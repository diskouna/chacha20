==> flow/design.v <==
`default_nettype none
module onehot_counter #(
    parameter integer DATA_BITS = 32
)(
    input  wire                           clk_i,
    input  wire                           rst_i,
    input  wire                           init_i,
    input  wire                           incr_i,
    output reg [DATA_BITS-1 : 0]          counter_o
);
    always @(posedge clk_i)
        if(rst_i)        counter_o <= (1'b1 << 0);
        else if (init_i) counter_o <= (1'b1 << 0);
        else if (incr_i) counter_o <= (counter_o << 1);
endmodule
* From RTL to reports: onehot_counter
The steps from the RTL of onehot_counter to its reports follow in flow order.
Line numbers count from 1 in the design file above.
Cell names lack the library's common part.
A cell with - has no value.
- Design top :: onehot_counter
- Clock input :: clk_i
- Standard-cell library :: sky130hd
- Corner :: tt_025C_1v80

* After elaboration
Yosys after proc, flatten, opt, wreduce and memory -nomap, before mapping. Enables and synchronous resets that opt folds into registers are not counted as muxes. Memory bits, and registers merged into a memory's read port (data or address), are not among the register bits. Print and check cells are not counted. Equal cells are merged and count once.
- Register bits after elaboration :: 32
- Word-level cells :: 2
- Output and inout port bits :: 32
- Reduce/logical cells :: 1
** Operators by type and width (count)
- 2-bit OR reduction :: 1

* Logic depth
Yosys ltp: most cells in a row. Word level: on the elaborated netlist, between registers, memories and ports. Mapped: between sequential cells and ports; inverters and the memories' decode and read muxes count.
- Depth in word-level cells :: 1
- ABC_AREA :: 0
- Gate-level depth with buffers :: 4

* Mapped cells and area
Source: synth_stat.txt of the flow (Yosys; design flattened, memories mapped). It holds for the ABC_AREA given above (unset counts as 0); a run with the other value may have another netlist.
** Cells by type
- dfxtp_1 :: count 32, total area 640.614 um^2
- mux2i_1 :: count 31, total area 310.298 um^2
- nor2_1 :: count 30, total area 112.608 um^2
- buf_6 :: count 7, total area 78.826 um^2
- a21o_1 :: count 1, total area 7.507 um^2
- buf_4 :: count 1, total area 7.507 um^2
- nor2_2 :: count 1, total area 6.256 um^2
- or2_1 :: count 1, total area 6.256 um^2
- inv_1 :: count 1, total area 3.754 um^2
- Flip-flop cells :: 32
- Mapped cells :: 105
- Buffers :: 8
- Cell area after synthesis :: 0.0011736 mm^2

* Timing after synthesis
Path of least setup slack by OpenSTA after synthesis, without wires, with an ideal clock, recovery checks aside; 20% of the period is set as input and as output delay. Where synthesis merged equal registers, the netlist keeps one of their names.
- Kind :: input to register
- Start :: input port incr_i
- End :: register counter_o[10]
- Launch time at the first pin :: 171 ps
- Arrival :: 672 ps
- Input delay :: 171 ps
- Path delay :: 615 ps
- Path buffers :: 2
- Stages on the path :: 4
- Period :: 855 ps
- Setup slack :: 69 ps
- Library setup time :: 114 ps
- Period reached after synthesis :: 786 ps
"path delay" = arrival - input delay + setup time.
"stages on the path": output pins that drive a net of the path, with the launching flip-flop's if there is one; two outputs of one cell count as two.
"period reached after synthesis" = period - worst setup slack (recovery checks aside). The figure is calculated, with input and output delays left at 20% of the set period.
At most two assigning lines are given for a register; there are more.
- Cells stage by stage :: buf_4 buf_6 mux2i_1 nor2_1
** Ends and longest elaborated chain, after synthesis
- start: declaration :: RTL line 8 : input  wire                           incr_i,
- end: assignment :: RTL line 12 : if(rst_i)        counter_o <= (1'b1 << 0);
- end: assignment :: RTL line 13 : else if (init_i) counter_o <= (1'b1 << 0);
- end: declaration :: RTL line 9 : output reg [DATA_BITS-1 : 0]          counter_o
Chain of elaborated cells between the ends: none given.

* Worst path after layout
From the final timing report of run 2: the path of least setup slack in the routed layout; clock arrival at registers is part of the times.
The path's times are printed in steps of 10 ps; the period is the one set.
- Kind :: register to output
- Start :: register counter_o[9]
- End :: output port counter_o[9]
- Period :: 577 ps
- Arrival :: 800 ps
- Launch time at the first pin :: 330 ps
- Setup slack :: -340 ps
- Stages on the path :: 2
- Path buffers :: 1
At most two assigning lines are given for a register; there are more.
- Cells stage by stage :: dfxtp_2 buf_6
- Length of the longest elaborated chain :: 0
** Ends and longest elaborated chain, post-layout
- start: declaration :: RTL line 9 : output reg [DATA_BITS-1 : 0]          counter_o
- start: assignment :: RTL line 12 : if(rst_i)        counter_o <= (1'b1 << 0);
- start: assignment :: RTL line 13 : else if (init_i) counter_o <= (1'b1 << 0);
- end: declaration :: RTL line 9

Flow measurements of onehot_counter on sky130hd: 2 stored runs with different settings, listed in no order. Input and output delays are each 20% of the period that was set; the output load is 0.01 pF.
"period achieved": clock period set for the run, less the worst setup slack. It is reckoned from that one timing run; input and output delays stay at 20% of the period that was set.
"total design power" rests on the timing tool's default activity at the inputs, not on a simulated workload.

** Run 1
- Settings :: period_ns=0.725; CORE_UTILIZATION=56; CORE_ASPECT_RATIO=0.85; CELL_PAD_IN_SITES_DETAIL_PLACEMENT=2; CTS_CLUSTER_DIAMETER=322; CAP_MARGIN=40; CORE_MARGIN=2; SLEW_MARGIN=20
- Outcome :: unfinished; error DPL-0033 in placement

** Run 2
- Settings :: period_ns=0.577; CORE_UTILIZATION=37; SETUP_SLACK_MARGIN=-0.0; CORE_MARGIN=7; CELL_PAD_IN_SITES_DETAIL_PLACEMENT=1; TNS_END_PERCENT=25; GPL_TIMING_DRIVEN=0; CTS_CLUSTER_SIZE=93; CTS_CLUSTER_DIAMETER=299; CAP_MARGIN=20; SLEW_MARGIN=20
- Area of the synthesized netlist :: 0.0011736 mm^2
- Die size :: 0.0049449 mm^2
- Utilization in the final report :: 0.671
- Lowest setup slack :: -343 ps
- Worst hold slack :: 98 ps
- Total design power :: 3.849 mW
- Period achieved :: 920 ps
